==> flow/design.v <==
`default_nettype none
module clock
(
    input logic clk,
    input logic reset, 
    input logic [5:0] counter,
    input logic PED, 
    input logic [2:0] mainTrafficIn,
    input logic [2:0] sideTrafficIn,
    output logic enable
);
    logic [2:0] mainCurrent, mainNext;
    logic [2:0] sideCurrent, sideNext;
    logic mGTs;
    logic mLTs;
    assign mainNext = (counter == 6'd0) ? mainTrafficIn : mainCurrent;
    assign sideNext = (counter == 6'd0) ? sideTrafficIn : sideCurrent;
    reg3 mainReg (.clk(clk), .reset(reset),
                  .d(mainNext), .q(mainCurrent));
    reg3 sideReg (.clk(clk), .reset(reset),
                  .d(sideNext), .q(sideCurrent));
    trafficComp comp (.m(mainCurrent),
                      .s(sideCurrent),
                      .mGTs(mGTs),
                      .mLTs(mLTs));
always_comb begin
    enable = 1'b0;
    if (PED) begin
        if (mGTs)
            enable = (counter == 6'd14 ||
                      counter == 6'd16 ||
                      counter == 6'd18 ||
                      counter == 6'd24 ||
                      counter == 6'd26 ||
                      counter == 6'd28 ||
                      counter == 6'd38);
        else if (mLTs)
            enable = (counter == 6'd10 ||
                      counter == 6'd12 ||
                      counter == 6'd14 ||
                      counter == 6'd28 ||
                      counter == 6'd30 ||
                      counter == 6'd32 ||
                      counter == 6'd42);
        else 
            enable = (counter == 6'd10 ||
                      counter == 6'd12 ||
                      counter == 6'd14 ||
                      counter == 6'd24 ||
                      counter == 6'd26 ||
                      counter == 6'd28 ||
                      counter == 6'd38);
    end
    else begin
        if (mGTs)
            enable = (counter == 6'd14 ||
                      counter == 6'd16 ||
                      counter == 6'd18 ||
                      counter == 6'd24 ||
                      counter == 6'd26 ||
                      counter == 6'd28);
        else if (mLTs)
            enable = (counter == 6'd10 ||
                      counter == 6'd12 ||
                      counter == 6'd14 ||
                      counter == 6'd28 ||
                      counter == 6'd30 ||
                      counter == 6'd32);
        else 
            enable = (counter == 6'd10 ||
                      counter == 6'd12 ||
                      counter == 6'd14 ||
                      counter == 6'd24 ||
                      counter == 6'd26 ||
                      counter == 6'd28);
    end
end
endmodule
`default_nettype none
module reg3(
    input logic [2:0] d,
    input logic reset,
    input logic clk,
    output logic [2:0] q
    );
    always_ff @(posedge clk or posedge reset)
        if (reset)
            q <= 3'd0;
        else
            q <= d;
endmodule
`default_nettype none
module sixbitcounter(
    input  wire clk,     
    input  wire reset,
    output reg  [5:0] Q
);
    reg [5:0] nextQ;
    always_comb begin
        nextQ[5] = Q[5] ^ (Q[4] & Q[3] & Q[2] & Q[1] & Q[0]);
        nextQ[4] = Q[4] ^ (Q[3] & Q[2] & Q[1] & Q[0]);
        nextQ[3] = Q[3] ^ (Q[2] & Q[1] & Q[0]);
        nextQ[2] = Q[2] ^ (Q[1] & Q[0]);
        nextQ[1] = Q[1] ^ Q[0];
        nextQ[0] = ~Q[0];
    end
    always_ff @(posedge clk) begin
        if (reset)
            Q <= 6'b000000;
        else
            Q <= nextQ;
    end
endmodule
`default_nettype none
module trafficComp(
    input logic [2:0] m,
    input logic [2:0] s,
    output logic mGTs,
    output logic mEQs,
    output logic mLTs
    );
    always_comb begin
        mGTs = (m > s);
        mEQs = (m == s);
        mLTs = (m < s);
    end
endmodule
`default_nettype none
module trafficLightSM (
    input logic pedButton,
    input logic clk,
    input logic en,
    input logic reset,
    output logic MG,
    output logic MY,
    output logic MR,
    output logic SG,
    output logic SY,
    output logic SR,
    output logic pedOn,
    output logic pedLight,
    output logic newCycle
);
    typedef enum logic[2:0] {
        GR = 3'b000,
        YR = 3'b001,
        RR1 = 3'b010,
        RG = 3'b011,
        RY = 3'b100,
        RR2 = 3'b101,
        PED = 3'b110
    } state;
    state Q = GR, nextQ;
    logic pedReq;
    always_ff @(posedge clk or posedge reset) begin
        if (reset)
            pedReq <= 1'b0;
        else if (Q == PED && en)
            pedReq <= 1'b0;
        else if (pedButton)
            pedReq <= 1'b1;
        else
            pedReq <= pedReq;
    end
    assign pedOn = pedReq;    
    always_ff @(posedge clk or posedge reset) begin
        if (reset)
            Q <= GR;
        else if (en)
            Q <= nextQ;
        else
            Q <= Q;
    end
    always_comb begin
        case (Q)
            GR: nextQ = YR;
            YR: nextQ = RR1;
            RR1: nextQ = RG;
            RG: nextQ = RY;
            RY: nextQ = RR2;
            RR2: nextQ = state'(pedReq ? PED : GR);
            PED: nextQ = GR; 
            default: nextQ = GR;
        endcase
    end
    always_comb begin
        MG = 1'b0;
        MY = 1'b0;
        MR = 1'b0;
        SG = 1'b0;
        SY = 1'b0;
        SR = 1'b0;
        pedLight = 1'b0;
        newCycle = 1'b0;
        case (Q)
            GR: begin
                MG = 1'b1;
                SR = 1'b1;
                newCycle = 1'b1;
            end
            YR: begin
                MY = 1'b1;
                SR = 1'b1;
            end
            RR1, RR2: begin
                MR = 1'b1;
                SR = 1'b1;
            end
            RG: begin
                MR = 1'b1;
                SG = 1'b1;
            end
            RY: begin
                MR = 1'b1;
                SY = 1'b1;
            end
            PED: begin
                MR = 1'b1;
                SR = 1'b1;
                pedLight = 1'b1;
            end
        endcase
    end
endmodule
`default_nettype none
module trafficTop(
  input logic clk,
  input logic reset,
  input logic pedButton,
  input logic [2:0] mainTrafficIn,
  input logic [2:0] sideTrafficIn,
  output logic MG,
  output logic MY,
  output logic MR,
  output logic SG,
  output logic SY,
  output logic SR,
  output logic pedLight
);
  logic [5:0] counter;
  logic enable;
  logic pedToggle;
  logic newCycle;
  trafficLightSM trafficStates(
      .pedButton (pedButton),
      .clk       (clk),
      .en        (enable),
      .reset     (reset),
      .MG        (MG),
      .MY        (MY),
      .MR        (MR),
      .SG        (SG),
      .SY        (SY),
      .SR        (SR),
      .pedLight  (pedLight),
      .pedOn     (pedToggle),
      .newCycle     (newCycle));
  logic newCycleCopy;
  logic newCycleDelay;
  always_ff @(posedge clk or posedge reset) begin
    if (reset) begin
      newCycleCopy <= 1'b1;
      newCycleDelay <= 1'b1;
    end
    else begin
      newCycleCopy <= newCycle;
      newCycleDelay <= newCycleCopy;
    end
  end
  wire counterReset = newCycleCopy & ~newCycleDelay;
  sixbitcounter trafficCounter(
    .clk(clk),
    .reset(reset | counterReset),
    .Q(counter));
  clock trafficClock(
    .clk(clk),
    .reset(reset),
    .counter(counter),
    .PED(pedToggle),
    .mainTrafficIn(mainTrafficIn),
    .sideTrafficIn(sideTrafficIn),
    .enable(enable));
endmodule
# From RTL to reports: trafficTop
# Tool output for the design above, in the order of the flow.
# Line numbers count from 1 in the design file above.
# Operators: Yosys type, input widths -> output width; for muxes data width and select width s.
# Cell names lack the library's common part.
inputs:
  design: "trafficTop"
  clock: "clk"
  cell_library: "sky130hd"
  pvt_corner: "tt_025C_1v80"

# Elaborated design
# Counts by Yosys on the flattened word-level netlist (proc, flatten, opt, wreduce; memories kept). Register bits leave out memories and registers merged into their read ports (data or address). Print and check cells are left out. Cells with the same type and inputs are merged into one.
word_totals:
  regBits: 18
  input_bits: 9
  ramBits: 0
  mem_count: 0
  latchBits: 0
  mem_bits_ro: 0
  clocked_rd_ports_x_width: 0
  out_inout_bits: 7
  wordCells: 84
classes:
  n_mux: 16
  compare: 2
  multipliers: 0
  n_div: 0
  bitwise: 19
  n_addsub: 0
  reduce_and_logical: 22
  shift: 0
  n_eq: 18
ops:
  columns: ["op", "count"]
  rows:
  - ["$eq 6x5->1 const B", 6]
  - ["$eq 6x4->1 const B", 3]
  - ["$eq 6x6->1 const B", 3]
  - ["$pmux 3 s6", 1]
  - ["$logic_or 1x1->1", 16]
  - ["$mux 1", 14]
  - ["$and 1x1->1", 11]
  - ["$reduce_or 5->1", 2]
  - ["$eq 3x3->1 const B", 3]
  - ["$eq 3x2->1 const B", 2]
  - ["$logic_not 6->1", 1]
  - ["$xor 1x1->1", 5]
  - ["$eq 3x1->1 const B", 1]
  - ["$gt 3x3->1", 1]
  - ["$lt 3x3->1", 1]
  - ["$logic_not 3->1", 1]
  - ["$mux 3", 1]
  - ["$not 1->1", 2]
  - ["$reduce_bool 2->1", 1]
  - ["$or 1x1->1", 1]
  - ["$logic_and 1x1->1", 1]

# Depth
# Depth = most cells in a row (Yosys ltp): at word level without a register or memory, in the mapped netlist without a sequential cell, where the memories' decode and read muxes count.
logic_depth:
  ltp_word: 12
  abc_area: 0
  ltp_mapped: 8

# Synthesis result
# The flow's flattened synthesis, as Yosys stat reports it; memories are mapped. The netlist is that of the ABC_AREA named above (0 if unset); the other value can give another one.
# The area totals of this step are shown rounded.
by_type:
  columns: ["cell_type", "count", "area_total_um2"]
  rows:
  - ["dfrtp_1", 10, 250.24]
  - ["dfxtp_1", 6, 120.115]
  - ["ha_1", 6, 75.072]
  - ["dfstp_2", 2, 52.55]
  - ["mux2_2", 4, 45.043]
  - ["inv_1", 9, 33.782]
  - ["nor2_1", 9, 33.782]
  - ["a21oi_1", 6, 30.029]
  - ["o21ai_0", 6, 30.029]
  - ["xnor2_1", 3, 26.275]
  - ["nand2_1", 6, 22.522]
  - ["nand4_1", 3, 18.768]
  - ["and2b_1", 2, 15.014]
  - ["mux2_4", 1, 15.014]
  - ["nand3b_1", 2, 15.014]
  - ["nor3b_1", 2, 15.014]
  - ["o21a_1", 2, 15.014]
  - ["o22ai_1", 2, 12.512]
# Not listed: further types 24, cells in them 29.
mapped:
  synth_area_um2: 1030
  cells: 110
  ffs: 18
  buffers: 7
# By module: a second synthesis without flattening, with its own total; a netlist apart from the flattened one above.
hier_totals:
  hier_cells: 105
  hier_area_um2: 1110
# Each row is one instance without its submodules.
modules:
  columns: ["module", "n_cells", "area_um2", "instances", "mod_seq_area_um2"]
  rows:
  - ["trafficLightSM", 32, 327, 1, 100]
  - ["clock", 28, 259, 1, 0.0]
  - ["sixbitcounter", 21, 218, 1, 120]
  - ["reg3", 4, 78.8, 2, 75.1]
  - ["trafficComp", 11, 83.8, 1, 0.0]
  - ["trafficTop", 5, 68.8, 1, 52.6]

# Worst setup path after synthesis
# Source: OpenSTA report_checks on the synthesized netlist (no wires, ideal clock, input and output delay 20% of the period each), path of least setup slack; recovery checks are left aside. Register names are those of the netlist, which keeps one name where synthesis merged equal registers.
synth_path:
  kind: "reg-to-reg"
  from: "register trafficCounter.Q[0]"
  to: "register trafficStates.Q[0]"
  clock_period_ns: 2.45
  path_stages: 9
  t_arrival_ns: 1.721
  delay_ns: 1.846
  setup_slack_ns: 0.604
  launch_ns: 0.000
  n_path_buf: 0
  synth_period_reached_ns: 1.846
# "delay_ns" is the arrival time less input delay plus setup time.
# "path_stages": output pins that drive a net of the path, with the launching flip-flop's if there is one; two outputs of one cell count as two.
# "synth_period_reached_ns" is the clock period less the worst setup slack; recovery checks do not enter. This is arithmetic on one report: input and output delays are still those of the set period (20% each).
# Between the ends stands the longest chain of elaborated cells between them, by number of cells; it is not shown to be the way that was timed. Of several equally long chains one is given.
# Each line given opens the expression or statement behind the cell; cells for indexed reads and writes are added by Yosys, which also makes memories of some case tables.
# A register here has more assigning lines than the two given.
synth_between:
  cell_sequence: "dfxtp_1 inv_1 ha_1 a21oi_1 or4b_1 o21a_1 o21ai_2 nor2_2 mux2_4"
  elab_chain_cells: 10
  cells_between: 33
synth_lines:
  columns: ["element", "line", "source"]
  rows:
  - ["from (decl)", 96, "output reg  [5:0] Q"]
  - ["from (assign)", 109, "Q <= 6'b000000;"]
  - ["from (assign)", 111, "Q <= nextQ;"]
  - ["$eq 6x4->1", 46, "enable = (counter == 6'd10 ||"]
  - ["$logic_or 1x1->1 x6", 46, null]
  - ["$mux 1", 37, "else if (mLTs)"]
  - ["$mux 1", 29, "if (mGTs)"]
  - ["$mux 1", 28, "if (PED) begin"]
  - ["to (assign)", 168, "Q <= GR;"]
  - ["to (assign)", 170, "Q <= nextQ;"]
  - ["to (decl)", 153, "state Q = GR, nextQ;"]

# Worst path after layout
# Path of least setup slack in the final report of entry B (OpenROAD, finished layout, wires in). Where an end is a register, its clock arrival counts in the times.
layout_path:
  kind: "reg-to-reg"
  from: "register trafficCounter.Q[1]"
  to: "register trafficStates.Q[0]"
  setup_slack_ns: -0.51
  n_path_buf: 0
  clock_period_ns: 1.36
  t_arrival_ns: 2.00
  path_stages: 9
  launch_ns: 0.25
# Between the ends stands the longest chain of elaborated cells between them, by number of cells; it is not shown to be the way that was timed. Of several equally long chains one is given.
# A register here has more assigning lines than the two given.
layout_between:
  cell_sequence: "dfxtp_4 inv_4 ha_4 a21oi_2 or4b_1 o21a_1 o21ai_2 nor2_2 mux2_4"
  elab_chain_cells: 10
  cells_between: 33
layout_lines:
  columns: ["element", "line", "source"]
  rows:
  - ["from (decl)", 96, "output reg  [5:0] Q"]
  - ["from (assign)", 109, "Q <= 6'b000000;"]
  - ["from (assign)", 111, "Q <= nextQ;"]
  - ["$eq 6x4->1", 46, "enable = (counter == 6'd10 ||"]
  - ["$logic_or 1x1->1 x6", 46, null]
  - ["$mux 1", 37, "else if (mLTs)"]
  - ["$mux 1", 29, "if (mGTs)"]
  - ["$mux 1", 28, "if (PED) begin"]
  - ["to (assign)", 168, "Q <= GR;"]
  - ["to (assign)", 170, "Q <= nextQ;"]
  - ["to (decl)", 153, "state Q = GR, nextQ;"]

## Implementation results

Record of 2 stored runs of the RTL-to-layout flow on trafficTop, platform sky130hd. The runs are unordered. Constraints: input delay and output delay 20% of the set period each, output load 0.01 pF.
"achieved_period_ns" means the clock period less the worst setup slack. The figure is calculated, with input and output delays left at 20% of the set period.
"total_power_mw" rests on the timing tool's default activity at the inputs, not on a simulated workload.
Results are given in rounded form.

--- entry A ---
==> flow/run.sh <==
#!/bin/bash
# the make line also repeats the synthesis and layout settings of config.mk as NAME=value (left out here)
make -C /OpenROAD-flow-scripts/flow DESIGN_CONFIG=/design/flow/config.mk WORK_HOME=/design/flow/orfs CLKGATE_MAP_FILE= finish
==> flow/config.mk <==
export PLATFORM = sky130hd
export DESIGN_NAME = trafficTop
export DESIGN_NICKNAME = trafficTop
export VERILOG_FILES = /design/flow/design.v
export SDC_FILE = /design/flow/constraint.sdc
export NUM_CORES = 4
export LEC_CHECK = 0
export ABC_AREA = 1
export CAP_MARGIN = 30
export CELL_PAD_IN_SITES_GLOBAL_PLACEMENT = 2
export CORE_MARGIN = 2
export CORE_UTILIZATION = 62
export CTS_CLUSTER_SIZE = 99
export MIN_ROUTING_LAYER = met1
export PLACE_DENSITY_LB_ADDON = 0.28
export SETUP_SLACK_MARGIN = -0.17
export SLEW_MARGIN = 20
export TNS_END_PERCENT = 10
==> flow/constraint.sdc <==
create_clock -name core_clock -period 2.28 [get_ports {clk}]
set_input_delay 0.4560 -clock core_clock [delete_from_list [all_inputs] [get_ports {clk}]]
set_output_delay 0.4560 -clock core_clock [all_outputs]
set_load 0.01 [all_outputs]

==> results, as YAML <==
outcome: "unfinished; error FLW-0024 in placement"

--- entry B ---
==> flow/run.sh <==
#!/bin/bash
# the make line also repeats the synthesis and layout settings of config.mk as NAME=value (left out here)
make -C /OpenROAD-flow-scripts/flow DESIGN_CONFIG=/design/flow/config.mk WORK_HOME=/design/flow/orfs CLKGATE_MAP_FILE= finish
==> flow/config.mk <==
export PLATFORM = sky130hd
export DESIGN_NAME = trafficTop
export DESIGN_NICKNAME = trafficTop
export VERILOG_FILES = /design/flow/design.v
export SDC_FILE = /design/flow/constraint.sdc
export NUM_CORES = 4
export LEC_CHECK = 0
export CAP_MARGIN = 25
export CORE_ASPECT_RATIO = 1.68
export CORE_MARGIN = 7
export CORE_UTILIZATION = 27
export CTS_CLUSTER_DIAMETER = 266
export GPL_ROUTABILITY_DRIVEN = 1
export HOLD_SLACK_MARGIN = 0.12
export SETUP_SLACK_MARGIN = 0.09
export SLEW_MARGIN = 15
==> flow/constraint.sdc <==
create_clock -name core_clock -period 1.36 [get_ports {clk}]
set_input_delay 0.2720 -clock core_clock [delete_from_list [all_inputs] [get_ports {clk}]]
set_output_delay 0.2720 -clock core_clock [all_outputs]
set_load 0.01 [all_outputs]

==> results, as YAML <==
results:
  total_power_mw: 4.06
  fin_util_pct: 47.6
  achieved_period_ns: 1.869
  die_footprint_um2: 5800
  ys_area_um2: 1030
  fin_ws_ns: -0.509
